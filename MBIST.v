==> flow/design.v <==
  `timescale 1ns / 1ps
module address_generator(
    input [2:0] estate,
    input clk,
    input start,
    output reg [2:0] addr,
    output reg [2:0] colum_bit,
    output reg [2:0] em
);
    reg dir;
    always @(posedge clk) begin
        if (start) begin 
            if (estate == 3'b001) begin
                addr <= 3'd0;
                colum_bit <= 3'd0;
                em <= 3'b000;
                dir <= 1'b0;
            end 
            else if (estate == 3'b010) begin
                if (addr == 3'b111 && colum_bit == 3'b111) begin
                    em <= 3'b001;
                end else begin
                    if (colum_bit == 3'b111) begin
                        addr <= addr + 1'b1;
                        colum_bit <= 3'b000;
                    end else begin
                        colum_bit <= colum_bit + 1'b1;
                    end
                end
            end 
            else if (estate == 3'b011) begin
                if (dir == 1'b0) begin
                    addr <= 3'b000;
                    colum_bit <= 3'b000;
                    dir <= 1'b1;
                end else begin
                    if (addr == 3'b111 && colum_bit == 3'b111) begin
                        em <= 3'b010;
                        dir <= 1'b0;
                    end else begin
                        if (colum_bit == 3'b111) begin
                            addr <= addr + 1'b1;
                            colum_bit <= 3'b000;
                        end else begin
                            colum_bit <= colum_bit + 1'b1;
                        end
                    end
                end
            end 
            else if (estate == 3'b100) begin
                if (dir == 1'b0) begin
                    addr <= 3'b000;
                    colum_bit <= 3'd0;
                    dir <= 1'b1;
                end else begin
                    if (addr == 3'b111 && colum_bit == 3'b111) begin
                        em <= 3'b011;
                        dir <= 1'b1;
                    end else begin
                        if (colum_bit == 3'b111) begin
                            addr <= addr + 1'b1;
                            colum_bit <= 3'b000;
                        end else begin
                            colum_bit <= colum_bit + 1'b1;
                        end
                    end
                end
            end 
            else if (estate == 3'b101) begin
                if (dir == 1'b1) begin
                    if (addr == 3'b000 && colum_bit == 3'b000) begin
                        em <= 3'b100;
                        dir <= 1'b0;
                    end else begin
                        if (colum_bit == 3'b000) begin
                            addr <= addr - 1'b1;
                            colum_bit <= 3'b111;
                        end else begin
                            colum_bit <= colum_bit - 1'b1;
                        end
                    end
                end
            end 
            else if (estate == 3'b110) begin
                if (dir == 1'b0) begin
                    addr <= 3'b111;
                    colum_bit <= 3'd7;
                    dir <= 1'b1;
                end else begin
                    if (addr == 3'b000 && colum_bit == 3'b000) begin
                        em <= 3'b101;
                        dir <= 1'b0;
                    end else begin
                        if (colum_bit == 3'b000) begin
                            addr <= addr - 1'b1;
                            colum_bit <= 3'b111;
                        end else begin
                            colum_bit <= colum_bit - 1'b1;
                        end
                    end
                end
            end 
            else if (estate == 3'b111) begin
                if (dir == 1'b0) begin
                    addr <= 3'b111;
                    colum_bit <= 3'd7;
                    dir <= 1'b1;
                end else begin
                    if (addr == 3'b000 && colum_bit == 3'b000) begin
                        em <= 3'b110;
                        dir <= 1'b0;
                    end else begin
                        if (colum_bit == 3'b000) begin
                            addr <= addr - 1'b1;
                            colum_bit <= 3'b111;
                        end else begin
                            colum_bit <= colum_bit - 1'b1;
                        end
                    end
                end
            end
        end
    end
endmodule
module fsm_controller(
    input start,
    input clk,
    input [2:0] em,
    output reg [2:0] estate,
    output reg ebist
);
    reg [2:0] state;
    parameter idle = 3'b001, 
              write0 = 3'b010, 
              read0 = 3'b011, 
              write1 = 3'b100, 
              read1 = 3'b101, 
              write02 = 3'b110, 
              read02 = 3'b111, 
              finish = 3'b000;
    always @(posedge clk) begin
        if (start == 0) begin
            state <= idle;
        end else begin
            case (state)
                idle: if (em == 3'b000) state <= write0;
                write0: if (em == 3'b001) state <= read0;
                read0: if (em == 3'b010) state <= write1;
                write1: if (em == 3'b011) state <= read1;
                read1: if (em == 3'b100) state <= write02;
                write02: if (em == 3'b101) state <= read02;
                read02: if (em == 3'b110) state <= finish;
                finish: state <= finish;
                default: state <= finish;
            endcase
        end
    end
    always @(*) begin
        estate = finish;
        ebist = 1'b1;
        case (state)
            idle: begin
                estate = idle;
                ebist = 1'b0;
            end
            write0: begin
                estate = write0;
                ebist = 1'b0;
            end
            read0: begin
                estate = read0;
                ebist = 1'b0;
            end
            write1: begin
                estate = write1;
                ebist = 1'b0;
            end
            read1: begin
                estate = read1;
                ebist = 1'b0;
            end
            write02: begin
                estate = write02;
                ebist = 1'b0;
            end
            read02: begin
                estate = read02;
                ebist = 1'b0;
            end
            finish: begin
                estate = finish;
                ebist = 1'b1;
            end
        endcase
    end
endmodule
module read_write_controller(
    input [2:0] addr,
    input [2:0] colum_bits,
    input [2:0] estate,
    input start,
    output reg data_in,
    output reg wr_en,
    output reg rd_en,
    output reg [2:0] wr_addr,
    output reg [2:0] rd_addr,
    output reg [2:0] coloum_b
);
    always @(*) begin
        if (start) begin
            case (estate)
                3'b010: begin 
                    wr_addr = addr; 
                    rd_addr = 3'b000; 
                    coloum_b = colum_bits; 
                    rd_en = 1'b0; 
                    wr_en = 1'b1; 
                    data_in = 1'b0; 
                end
                3'b011: begin 
                    wr_addr = 3'b000; 
                    rd_addr = addr; 
                    coloum_b = colum_bits; 
                    rd_en = 1'b1; 
                    wr_en = 1'b0; 
                    data_in = 1'b0; 
                end
                3'b100: begin 
                    wr_addr = addr; 
                    rd_addr = 3'b000; 
                    coloum_b = colum_bits; 
                    rd_en = 1'b0; 
                    wr_en = 1'b1; 
                    data_in = 1'b1; 
                end
                3'b101: begin 
                    wr_addr = 3'b000; 
                    rd_addr = addr; 
                    coloum_b = colum_bits; 
                    rd_en = 1'b1; 
                    wr_en = 1'b0; 
                    data_in = 1'b1; 
                end
                3'b110: begin 
                    wr_addr = addr; 
                    rd_addr = 3'b000; 
                    coloum_b = colum_bits; 
                    rd_en = 1'b0; 
                    wr_en = 1'b1; 
                    data_in = 1'b0; 
                end
                3'b111: begin 
                    wr_addr = 3'b000; 
                    rd_addr = addr; 
                    coloum_b = colum_bits; 
                    rd_en = 1'b1; 
                    wr_en = 1'b0; 
                    data_in = 1'b0; 
                end
                default: begin 
                    wr_addr = 3'b000; 
                    rd_addr = 3'b000; 
                    coloum_b = 3'b000; 
                    rd_en = 1'b0; 
                    wr_en = 1'b0; 
                    data_in = 1'b0; 
                end
            endcase
        end
        else begin
            wr_addr = 3'b000; 
            rd_addr = 3'b000; 
            coloum_b = 3'b000; 
            rd_en = 1'b0; 
            wr_en = 1'b0; 
            data_in = 1'b0;
        end
    end
endmodule
module memory_module(
    input we,
    input re,
    input clk,
    input reset,
    input [1:0] fault,
    input [2:0] wr_addr,
    input [2:0] rd_addr,
    input data_in,
    output reg data_out,
    input [2:0] fault_bit
);
    integer i;
    reg [7:0] memory[0:7];
    always @(posedge clk) begin
        if (reset) begin
            for (i = 0; i <= 7; i = i + 1) begin
                memory[i] <= 8'b0;
            end
        end
        else begin
            if (we) begin
                case (fault) 
                    2'b00: begin  
                        if (wr_addr == 3'd1 && fault_bit == 3'd2) begin
                            memory[wr_addr][fault_bit] <= 1'b0;  
                        end
                        else if (wr_addr == 3'd4 && fault_bit == 3'd5) begin
                            memory[wr_addr][fault_bit] <= 1'b1;  
                        end
                        else begin
                            memory[wr_addr][fault_bit] <= data_in;
                        end
                    end
                    2'b01: begin  
                        if (wr_addr == 3'd5 && fault_bit == 3'd3)
                            memory[5][3] <= memory[5][3] & data_in;  
                        else if (wr_addr == 3'd6 && fault_bit == 3'd5)
                            memory[6][5] <= memory[6][5] | data_in;  
                        else
                            memory[wr_addr][fault_bit] <= data_in;
                    end
                    2'b10: begin  
                        if (wr_addr == 3'd2 && fault_bit == 3'd3) begin
                            memory[2][2] <= memory[2][2] ^ (~memory[2][4] & data_in);
                            memory[2][3] <= data_in;
                        end else begin
                            memory[wr_addr][fault_bit] <= data_in;
                        end
                    end
                    2'b11: begin  
                        memory[wr_addr][fault_bit] <= data_in;
                    end
                endcase
            end
        end
    end
    always @(*) begin
        if (reset) begin
            data_out = 1'b0;
        end else if (re) begin
                    data_out = memory[rd_addr][fault_bit];
        end else begin
            data_out = 1'b0;
        end
    end
endmodule
module comparator (
    input clk,
    input start,
    input [2:0] addr,
    input [2:0] colum_bit,
    input data_out,
    input [2:0] estate,
    input rd_en,   
    output reg error,
    output reg [2:0] fault_addr,
    output reg [2:0] fault_bit
);
    parameter zero = 1'b0, one = 1'b1;
    always @(*) begin
        error = 1'b0;
        fault_addr = 3'd0;
        fault_bit = 3'b000; 
        if (start && rd_en) begin
            case (estate)
                3'b011: begin  
                    if (data_out != zero) begin
                        error = 1'b1;
                        fault_addr = addr;
                        fault_bit = colum_bit;
                    end
                end
                3'b101: begin  
                    if (data_out != one) begin
                        error = 1'b1;
                        fault_addr = addr;
                        fault_bit = colum_bit;
                    end
                end
                3'b111: begin   
                    if (data_out != zero) begin
                        error = 1'b1;
                        fault_addr = addr;
                        fault_bit = colum_bit;
                    end
                end
                default: begin
                  error = 0;
                end
            endcase
        end
    end
endmodule
module top_mbist(
    input clk,
    input reset,
    input start,
    input [1:0] fault,
    output [2:0] addr,
    output [2:0] colum_bit,
    output [2:0] estate,
    output ebist,
    output [2:0] em_signal_out,
    output [2:0] wr_addr,
    output [2:0] rd_addr,
    output [2:0] coloum_b,
    output wr_en,
    output rd_en,
    output top_data_out,
    output top_error,
    output [2:0] top_fault_addr,
    output [2:0] top_fault_bit
);
    wire [2:0] fsm_estate;
    wire [2:0] em_signal;
    wire [2:0] addr_signal;
    wire [2:0] colum_bit_signal;
    wire data_in;
    always @(posedge clk) begin
        if (rd_en) begin
            $display("Time=%t: READ_REQ Addr=%d Bit=%d Data=%b Error=%b", 
                     $time, addr_signal, colum_bit_signal, top_data_out, top_error);
        end
    end
    fsm_controller fsm_inst (
        .start(start),
        .em(em_signal),
        .clk(clk),
        .estate(fsm_estate),
        .ebist(ebist)
    );
    address_generator addr_gen_inst (
        .estate(fsm_estate),
        .clk(clk),
        .start(start),
        .addr(addr_signal),
        .colum_bit(colum_bit_signal),
        .em(em_signal)
    );
    read_write_controller rw_ctrl_inst (
        .addr(addr_signal),
        .colum_bits(colum_bit_signal),
        .estate(fsm_estate),
        .start(start),
        .data_in(data_in),
        .wr_en(wr_en),
        .rd_en(rd_en),
        .wr_addr(wr_addr),
        .rd_addr(rd_addr),
        .coloum_b(coloum_b)
    );
    mbist memory_inst (
        .we(wr_en),
        .re(rd_en),
        .clk(clk),
        .reset(reset),
        .fault(fault),
        .wr_addr(wr_addr),
        .rd_addr(rd_addr),
        .data_in(data_in),
        .data_out(top_data_out),
        .fault_bit(coloum_b)
    );
    comparator comparator_inst (
        .clk(clk),
        .start(start),
        .addr(addr_signal),
        .colum_bit(colum_bit_signal),
        .data_out(top_data_out),
        .estate(fsm_estate),
         .rd_en(rd_en),  
        .error(top_error),
        .fault_addr(top_fault_addr),
        .fault_bit(top_fault_bit)
    );
    assign addr = addr_signal;
    assign colum_bit = colum_bit_signal;
    assign estate = fsm_estate;
    assign em_signal_out = em_signal;
endmodule
Tool chain data of address_generator
What the tools print for address_generator, step after step.
Lines are those of the file above, counted from 1.
Cell names lack the library's common part.
{"block": "design", "design": "address_generator", "clock": "clk", "library": "sky130hd", "pvt_corner": "tt_025C_1v80"}

After elaboration
Counts by Yosys on the flattened word-level netlist (proc, flatten, opt, wreduce; memories kept). Register bits leave out memories and registers merged into their read ports (data or address). Print and check cells are left out. Cells with the same type and inputs are merged into one.
{"block": "op_classes", "n_mux": 54, "n_reduce_logical": 10, "equal": 19, "n_shift": 0, "mul": 0, "n_logic": 0, "div_mod_pow": 0, "n_cmp": 0, "addsub": 4}
{"block": "op_table", "op": "two-way mux 3 bit", "count": 43}
{"block": "op_table", "op": "inequality test 4 bit (second input constant)", "count": 5}
{"block": "op_table", "op": "equality test 3 bit (second input constant)", "count": 6}
{"block": "op_table", "op": "AND reduction 11 bit", "count": 1}
{"block": "op_table", "op": "two-way mux 1 bit", "count": 11}
{"block": "op_table", "op": "inequality test 3 x 2 -> 1 bit (second input constant)", "count": 3}
{"block": "op_table", "op": "nonzero test 7 bit", "count": 1}
{"block": "op_table", "op": "adder 3 x 1 -> 3 bit (second input constant)", "count": 2}
{"block": "op_table", "op": "subtractor 3 x 1 -> 3 bit (second input constant)", "count": 2}
{"block": "op_table", "op": "equality test 3 x 2 -> 1 bit (second input constant)", "count": 2}
{"block": "op_table", "op": "zero test 3 bit", "count": 2}
{"block": "op_table", "op": "AND reduction 3 bit", "count": 2}
{"block": "op_table", "op": "inequality test 6 bit (second input constant)", "count": 1}
{"block": "op_table", "op": "nonzero test 6 bit", "count": 1}
{"block": "op_table", "op": "nonzero test 5 bit", "count": 1}
{"block": "op_table", "op": "equality test 3 x 1 -> 1 bit (second input constant)", "count": 1}
{"block": "op_table", "op": "logical AND 1 bit", "count": 2}
{"block": "op_table", "op": "inequality test 2 bit (second input constant)", "count": 1}
{"block": "word_totals", "latch_bits": 0, "clocked_rd_ports_x_width": 0, "romBits": 0, "output_inout_bits": 9, "regBits": 10, "input_bits": 5, "mem_bits_rw": 0, "n_memories": 0}

Depth
Longest topological path by Yosys (ltp), each cell counted once; first at word level (registers and memories cut), then after technology mapping (sequential cells cut; the memories' decode and read muxes count).
{"block": "depth", "word_depth": 10, "abc_area": 1, "mapped_depth": 11, "mapped_depth_nobuf": 11}

Netlist
The flow's flattened synthesis, as Yosys stat reports it; memories are mapped. The netlist is that of the ABC_AREA named above (0 if unset); the other value can give another one.
{"block": "synth_totals", "buf_cells": 1, "flip_flops": 10, "synth_area_um2": 991.0, "mapped_cells": 138, "seq_area_um2": 300.3}
{"block": "by_type", "cell": "edfxtp_1", "count": 10, "area_total_um2": 300.288}
{"block": "by_type", "cell": "nand2_1", "count": 46, "area_total_um2": 172.666}
{"block": "by_type", "cell": "ha_1", "count": 9, "area_total_um2": 112.608}
{"block": "by_type", "cell": "inv_1", "count": 16, "area_total_um2": 60.058}
{"block": "by_type", "cell": "a21oi_1", "count": 10, "area_total_um2": 50.048}
{"block": "by_type", "cell": "nand3_1", "count": 10, "area_total_um2": 50.048}
{"block": "by_type", "cell": "a21oi_2", "count": 3, "area_total_um2": 26.275}
{"block": "by_type", "cell": "nand4_1", "count": 4, "area_total_um2": 25.024}
{"block": "by_type", "cell": "nor2_2", "count": 4, "area_total_um2": 25.024}
{"block": "by_type", "cell": "o21ai_0", "count": 5, "area_total_um2": 25.024}
{"block": "by_type", "cell": "nor2_1", "count": 6, "area_total_um2": 22.522}
{"block": "by_type", "cell": "inv_2", "count": 5, "area_total_um2": 18.768}
{"block": "by_type", "cell": "o21ai_4", "count": 1, "area_total_um2": 16.266}
{"block": "by_type", "cell": "nand4_2", "count": 1, "area_total_um2": 12.512}
{"block": "by_type", "cell": "buf_6", "count": 1, "area_total_um2": 11.261}
{"block": "by_type", "cell": "nand2_4", "count": 1, "area_total_um2": 11.261}
{"block": "by_type", "cell": "nor2_4", "count": 1, "area_total_um2": 11.261}
{"block": "by_type", "cell": "xnor2_1", "count": 1, "area_total_um2": 8.758}
Other cell types: 4; their cells: 4.

Worst setup path after synthesis
Source: OpenSTA report_checks on the synthesized netlist (no wires, ideal clock, input and output delay 20% of the period each), path of least setup slack; recovery checks are left aside. Register names are those of the netlist, which keeps one name where synthesis merged equal registers.
{"block": "synth_timing", "path_kind": "input port to flip-flop", "start": "in estate[0]", "end": "reg em[0]", "setup_slack_ns": 1.502, "path_delay_ns": 1.073, "launch_ns": 0.644, "period_ns": 3.22, "required_ns": 2.909, "stages": 6, "n_path_buf": 1, "t_arrival_ns": 1.406, "period_less_setup_slack_ns": 1.718}
"path_delay_ns" = arrival - input delay + setup time.
"stages" counts driving pins, that of a launching flip-flop among them; a cell with two outputs on the path counts twice.
"period_less_setup_slack_ns" = period - worst setup slack (recovery checks aside). The figure is calculated, with input and output delays left at 20% of the set period.
The rows between start and end are the longest chain of elaborated cells between them; the timing report does not say that the signal goes this way. Where chains are equally long, one stands for them.
Each line given opens the expression or statement behind the cell; cells for indexed reads and writes are added by Yosys, which also makes memories of some case tables.
A register here has more assigning lines than the two given.
Only ways into the end's enable, where the timed path ends, are counted here.
{"block": "synth_via", "cell_sequence": "buf_6 nor2_1 nand2_1 nand4_1 inv_2 a21oi_2", "elab_chain_cells": 3, "cone_cells": 18, "lines_between": 7, "cone_classes": "15 x eq/ne; 3 x reduce/logical"}
{"block": "synth_rtl", "element": "start: declaration", "line": 3, "rtl": "input [2:0] estate,"}
{"block": "synth_rtl", "element": "equality test 3 x 1 -> 1 bit", "line": 13, "rtl": "if (estate == 3'b001) begin"}
{"block": "synth_rtl", "element": "inequality test 3 x 2 -> 1 bit"}
{"block": "synth_rtl", "element": "AND reduction 11 bit"}
{"block": "synth_rtl", "element": "end: assignment", "line": 16, "rtl": "em <= 3'b000;"}
{"block": "synth_rtl", "element": "end: assignment", "line": 21, "rtl": "em <= 3'b001;"}
{"block": "synth_rtl", "element": "end: declaration", "line": 8, "rtl": "output reg [2:0] em"}

Path in the finished layout
From the final timing report of job 1: the path of least setup slack in the routed layout; clock arrival at registers is part of the times.
{"block": "layout_timing", "path_kind": "flip-flop to flip-flop", "start": "reg colum_bit[0]", "end": "reg colum_bit[1]", "launch_ns": 0.28, "t_arrival_ns": 1.92, "setup_slack_ns": 0.39, "period_ns": 2.29, "stages": 9, "required_ns": 2.31, "n_path_buf": 0}
The rows between start and end are the longest chain of elaborated cells between them; the timing report does not say that the signal goes this way. Where chains are equally long, one stands for them.
A register here has more assigning lines than the two given.
{"block": "layout_via", "cell_sequence": "edfxtp_1 ha_2 ha_4 nand2_4 inv_2 nand2_1 nand2_1 o21ai_0 a21oi_1", "elab_chain_cells": 10, "cone_cells": 19, "cone_classes": "2 x add/sub; 1 x eq/ne; 13 x mux; 3 x reduce/logical"}
{"block": "layout_rtl", "element": "start: declaration", "line": 7, "rtl": "output reg [2:0] colum_bit,"}
{"block": "layout_rtl", "element": "start: assignment", "line": 27, "rtl": "colum_bit <= colum_bit + 1'b1;"}
{"block": "layout_rtl", "element": "start: assignment", "line": 45, "rtl": "colum_bit <= colum_bit + 1'b1;"}
{"block": "layout_rtl", "element": "subtractor 3 x 1 -> 3 bit", "line": 117, "rtl": "colum_bit <= colum_bit - 1'b1;"}
{"block": "layout_rtl", "element": "two-way mux 3 bit", "line": 113, "rtl": "if (colum_bit == 3'b000) begin"}
{"block": "layout_rtl", "element": "two-way mux 3 bit", "line": 109, "rtl": "if (addr == 3'b000 && colum_bit == 3'b000) begin"}
{"block": "layout_rtl", "element": "two-way mux 3 bit", "line": 104, "rtl": "if (dir == 1'b0) begin"}
{"block": "layout_rtl", "element": "two-way mux 3 bit", "line": 103, "rtl": "else if (estate == 3'b111) begin"}
{"block": "layout_rtl", "element": "two-way mux 3 bit", "line": 84, "rtl": "else if (estate == 3'b110) begin"}
{"block": "layout_rtl", "element": "two-way mux 3 bit", "line": 69, "rtl": "else if (estate == 3'b101) begin"}
{"block": "layout_rtl", "element": "two-way mux 3 bit", "line": 50, "rtl": "else if (estate == 3'b100) begin"}
{"block": "layout_rtl", "element": "two-way mux 3 bit", "line": 31, "rtl": "else if (estate == 3'b011) begin"}
{"block": "layout_rtl", "element": "two-way mux 3 bit", "line": 19, "rtl": "else if (estate == 3'b010) begin"}
{"block": "layout_rtl", "element": "end: assignment", "line": 27}
{"block": "layout_rtl", "element": "end: assignment", "line": 45}
{"block": "layout_rtl", "element": "end: declaration", "line": 7}

Settings and measured results of 2 stored flow runs for module address_generator (sky130hd), not sorted in any way. The constraints put input and output delay at 20% of the set period each and load the outputs with 0.01 pF.
"achievedPeriod_ns" is the run's clock period less its worst setup slack. It is reckoned from that one timing run; input and output delays stay at 20% of the period that was set.

{"run": "job 1", "settings": { "period_ns": 2.29, "CORE_UTILIZATION": 47, "SETUP_SLACK_MARGIN": 0.51, "HOLD_SLACK_MARGIN": 0.19, "CELL_PAD_IN_SITES_DETAIL_PLACEMENT": 1, "ABC_AREA": 1, "GPL_ROUTABILITY_DRIVEN": 0, "CAP_MARGIN": 20, "CORE_MARGIN": 2, "SLEW_MARGIN": 20 }, "results": { "yosys_chip_area_um2": 991.0, "design.die.area_um2": 2491.5, "final_stdcell_area_um2": 1321.3, "post_route_util_pct": 66.7, "worst_setup_slack_ns": 0.390, "hold_ws_ns": 0.834, "achievedPeriod_ns": 1.900 }}
{"run": "job 2", "settings": { "period_ns": 3.57, "CORE_UTILIZATION": 28, "SETUP_SLACK_MARGIN": -0.31, "PLACE_DENSITY_LB_ADDON": 0.1, "ABC_AREA": 1, "CTS_CLUSTER_DIAMETER": 248, "CAP_MARGIN": 30, "MAX_ROUTING_LAYER": "met5", "CORE_MARGIN": 2, "SLEW_MARGIN": 20 }, "results": { "yosys_chip_area_um2": 991.0, "design.die.area_um2": 4031.0, "final_stdcell_area_um2": 1193.6, "post_route_util_pct": 35.5, "worst_setup_slack_ns": 1.412, "hold_ws_ns": 0.740, "achievedPeriod_ns": 2.158 }}
